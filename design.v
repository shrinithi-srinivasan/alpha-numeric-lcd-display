==> flow/design.v <==
module lcd_display(
    input wire clk,
    input wire reset,
    output reg [7:0] data,
    output reg rs,
    output reg rw,
    output reg en
);
    reg [6:0] state;
    reg [7:0] alphanumeric [0:61];
    reg [6:0] index;
    initial begin
        alphanumeric[0]  = 8'h41;  
        alphanumeric[1]  = 8'h42;  
        alphanumeric[2]  = 8'h43;  
        alphanumeric[3]  = 8'h44;  
        alphanumeric[4]  = 8'h45;  
        alphanumeric[5]  = 8'h46;  
        alphanumeric[6]  = 8'h47;  
        alphanumeric[7]  = 8'h48;  
        alphanumeric[8]  = 8'h49;  
        alphanumeric[9]  = 8'h4A;  
        alphanumeric[10] = 8'h4B;  
        alphanumeric[11] = 8'h4C;  
        alphanumeric[12] = 8'h4D;  
        alphanumeric[13] = 8'h4E;  
        alphanumeric[14] = 8'h4F;  
        alphanumeric[15] = 8'h50;  
        alphanumeric[16] = 8'h51;  
        alphanumeric[17] = 8'h52;  
        alphanumeric[18] = 8'h53;  
        alphanumeric[19] = 8'h54;  
        alphanumeric[20] = 8'h55;  
        alphanumeric[21] = 8'h56;  
        alphanumeric[22] = 8'h57;  
        alphanumeric[23] = 8'h58;  
        alphanumeric[24] = 8'h59;  
        alphanumeric[25] = 8'h5A;  
        alphanumeric[26] = 8'h61;  
        alphanumeric[27] = 8'h62;  
        alphanumeric[28] = 8'h63;  
        alphanumeric[29] = 8'h64;  
        alphanumeric[30] = 8'h65;  
        alphanumeric[31] = 8'h66;  
        alphanumeric[32] = 8'h67;  
        alphanumeric[33] = 8'h68;  
        alphanumeric[34] = 8'h69;  
        alphanumeric[35] = 8'h6A;  
        alphanumeric[36] = 8'h6B;  
        alphanumeric[37] = 8'h6C;  
        alphanumeric[38] = 8'h6D;  
        alphanumeric[39] = 8'h6E;  
        alphanumeric[40] = 8'h6F;  
        alphanumeric[41] = 8'h70;  
        alphanumeric[42] = 8'h71;  
        alphanumeric[43] = 8'h72;  
        alphanumeric[44] = 8'h73;  
        alphanumeric[45] = 8'h74;  
        alphanumeric[46] = 8'h75;  
        alphanumeric[47] = 8'h76;  
        alphanumeric[48] = 8'h77;  
        alphanumeric[49] = 8'h78;  
        alphanumeric[50] = 8'h79;  
        alphanumeric[51] = 8'h7A;  
        alphanumeric[52] = 8'h30;  
        alphanumeric[53] = 8'h31;  
        alphanumeric[54] = 8'h32;  
        alphanumeric[55] = 8'h33;  
        alphanumeric[56] = 8'h34;  
        alphanumeric[57] = 8'h35;  
        alphanumeric[58] = 8'h36;  
        alphanumeric[59] = 8'h37;  
        alphanumeric[60] = 8'h38;  
        alphanumeric[61] = 8'h39;  
    end
    always @(posedge clk or posedge reset) begin
        if (reset) begin
            state <= 0;
            index <= 0;
            rs <= 0;
            rw <= 0;
            en <= 0;
        end
        else begin
            case (state)
                0: begin
                    rs <= 0;
                    rw <= 0;
                    en <= 1;
                    data <= 8'h38;  
                    state <= 1;
                end
                1: begin
                    en <= 0;
                    state <= 2;
                end
                2: begin
                    rs <= 0;
                    rw <= 0;
                    en <= 1;
                    data <= 8'h0C;  
                    state <= 3;
                end
                3: begin
                    en <= 0;
                    state <= 4;
                end
                4: begin
                    rs <= 0;
                    rw <= 0;
                    en <= 1;
                    data <= 8'h01;  
                    state <= 5;
                end
                5: begin
                    en <= 0;
                    state <= 6;
                end
                6: begin
                    rs <= 1;
                    rw <= 0;
                    en <= 1;
                    data <= alphanumeric[index];
                    index <= index + 1;
                    state <= 7;
                end
                7: begin
                    en <= 0;
                    if (index == 62) state <= 8;
                    else state <= 6;
                end
                8: begin
                    en <= 0; 
                end
            endcase
        end
    end
endmodule
# Tool chain data of lcd_display
# What the tools print for lcd_display, step after step.
# Line numbers count from 1 in the design file above.
# Operators: Yosys type, input widths -> output width; for muxes data width and select width s.
# Library cell names are shortened.
# Not given: -
# design
top,lcd_display
clock_port,clk
library,sky130hd
pvt_corner,tt_025C_1v80

# Elaborated design
# Counts by Yosys on the flattened word-level netlist (proc, flatten, opt, wreduce; memories kept). Register bits leave out memories and registers merged into their read ports (data or address). Print and check cells are left out.
# Memory sizes are those after Yosys's memory passes, which may raise the word count (mostly to a power of two), join words into wider ones and drop unused or constant bits.
# word_totals
regBits,24
latch_bits,0
ram_bits,0
rom_bits,434
clocked_rd_ports_x_width,0
n_memories,1
out_inout_bits,11
wordCells,31
# classes
add_sub_neg,1
multipliers,0
div,0
compare,0
equal,9
shift,0
muxes,5
n_logic,1
reduce_logical,9
# memory_table
memory,words,width,rd,wr,line,rtl
alphanumeric,62,7,1,0,10,reg [7:0] alphanumeric [0:61];
# ops
op,count
$pmux 7 s8,1
$pmux 8 s4,1
$eq 7x3->1 const B,4
$eq 7x2->1 const B,2
$reduce_bool 8->1,1
$add 7x1->7 const B,1
$eq 7x1->1 const B,1
$eq 7x4->1 const B,1
$eq 7x6->1 const B,1
$logic_not 7->1,1
$reduce_or 5->1,1
$reduce_bool 2->1,2
$reduce_bool 4->1,1
$reduce_or 4->1,1
$mux 4,1
$pmux 1 s2,2
$reduce_or 3->1,1
$reduce_and 2->1,1
$not 1->1,1

# Logic depth
# Longest topological path by Yosys (ltp), each cell counted once; first at word level (registers and memories cut), then after technology mapping (sequential cells cut; the memories' decode and read muxes count).
# depth
depth_word,3
ABC_AREA,0
ltp_mapped,6
ltp_nobuf,6

# Mapped cells and area
# The flow's flattened synthesis, as Yosys stat reports it; memories are mapped. The netlist is that of the ABC_AREA named above (0 if unset); the other value can give another one.
# types
cell_type,count
dfrtp_1,17
edfxtp_1,7
ha_1,6
a21oi_1,7
xnor2_1,4
buf_6,3
nor2_1,8
dfstp_2,1
xor2_1,3
a21o_1,3
buf_12,1
buf_2,4
a211o_1,2
a31o_2,2
o221ai_1,2
buf_4,2
inv_1,4
nand2_1,4
# Not listed: further types 25, cells in them 30.
# synth_totals
cells,110
mapped_area_mm2,0.0012725
ffs,25

# Worst setup path after synthesis
# Path of least setup slack by OpenSTA after synthesis, without wires, with an ideal clock, recovery checks aside; 20% of the period is set as input and as output delay. Where synthesis merged equal registers, the netlist keeps one of their names.
# synth_path
path_kind,register -> register
start,reg index[0]
end,reg data[3]
period_ns,1.79
t_first_pin_ns,0.000
arrival_ns,1.371
slack_ns,0.158
path_delay_ns,1.632
stages,6
period_less_setup_slack_ns,1.632
# "path_delay_ns" is the arrival time less input delay plus setup time.
# "stages" counts driving pins, that of a launching flip-flop among them; a cell with two outputs on the path counts twice.
# "period_less_setup_slack_ns" is the clock period less the worst setup slack; recovery checks do not enter. This is arithmetic on one report: input and output delays are still those of the set period (20% each).
# The rows between start and end are the longest chain of elaborated cells between them; the timing report does not say that the signal goes this way. Where chains are equally long, one stands for them.
# A line is the first line of the expression or statement that the cell stems from. Yosys adds cells for indexed reads and writes and turns some case tables into memories.
# A memory read counts as a cell of the chain, while the word-level depth stops at memories.
# At most two assigning lines are given for a register; there are more.
# synth_between
cell_sequence,dfrtp_1 > ha_1 > ha_1 > o2111ai_1 > o21ai_1 > a311o_1
elab_chain_len,2
# synth_rtl
item,line,rtl
from (decl),11,reg [6:0] index;
from (assign),79,index <= 0;
from (assign),124,index <= index + 1;
$mem_v2 62x7,10,reg [7:0] alphanumeric [0:61];
$pmux 8 s4,85,case (state)
to (assign),90,data <= 8'h38;
to (assign),123,data <= alphanumeric[index];
to (decl),4,"output reg [7:0] data,"

# Path in the finished layout
# Path of least setup slack in the final report of flow run A (OpenROAD, finished layout, wires in). Where an end is a register, its clock arrival counts in the times.
# layout_path
path_kind,register -> register
start,reg index[0]
end,reg data[3]
period_ns,1.75
t_first_pin_ns,0.27
arrival_ns,1.71
slack_ns,0.06
stages,6
# The rows between start and end are the longest chain of elaborated cells between them; the timing report does not say that the signal goes this way. Where chains are equally long, one stands for them.
# A memory read counts as a cell of the chain, while the word-level depth stops at memories.
# At most two assigning lines are given for a register; there are more.
# layout_between
cell_sequence,dfrtp_2 > ha_2 > ha_1 > o2111ai_1 > o21ai_1 > a311o_1
elab_chain_len,2
# layout_rtl
item,line,rtl
from (decl),11,reg [6:0] index;
from (assign),79,index <= 0;
from (assign),124,index <= index + 1;
$mem_v2 62x7,10,reg [7:0] alphanumeric [0:61];
$pmux 8 s4,85,case (state)
to (assign),90,data <= 8'h38;
to (assign),123,data <= alphanumeric[index];
to (decl),4,"output reg [7:0] data,"

# lcd_display through Yosys and OpenROAD on sky130hd: 2 stored runs, unordered, with their settings and measured results. The constraints put input and output delay at 20% of the set period each and load the outputs with 0.01 pF.
# "critical_path_time_ns" = time allowed to the worst setup path (clock period - input delay - output delay, where it has them) - its slack; a late launch clock adds to it, a late capture clock takes from it.
# "power_mw" is the tool's figure for a default switching activity; nothing was simulated.
# Settings: -- = not set for that run.
# Among the results, -- means that no value is shown for the run.
name,flow run A,flow run B
period_ns,1.75,1.44
CORE_UTILIZATION,29,65
CAP_MARGIN,20,20
CORE_MARGIN,2,6
SLEW_MARGIN,20,20
SETUP_SLACK_MARGIN,--,0.07
PLACE_DENSITY,--,0.59
HOLD_SLACK_MARGIN,--,0.06
CELL_PAD_IN_SITES_DETAIL_PLACEMENT,--,2
ABC_AREA,--,0
GPL_TIMING_DRIVEN,--,1
CTS_CLUSTER_DIAMETER,--,103
MIN_ROUTING_LAYER,--,met1
MAX_ROUTING_LAYER,--,met5
critical_path_time_ns,1.69,--
worst_setup_path_type,register -> register,--
design.die.area_mm2,0.0049337,--
synthesis_area_mm2,0.0012725,--
finalUtil_pct,35.3,--
setup_ws_ns,0.064,--
power_mw,2.586,--
# Flow run B: did not finish, placement stopped with DPL-0033
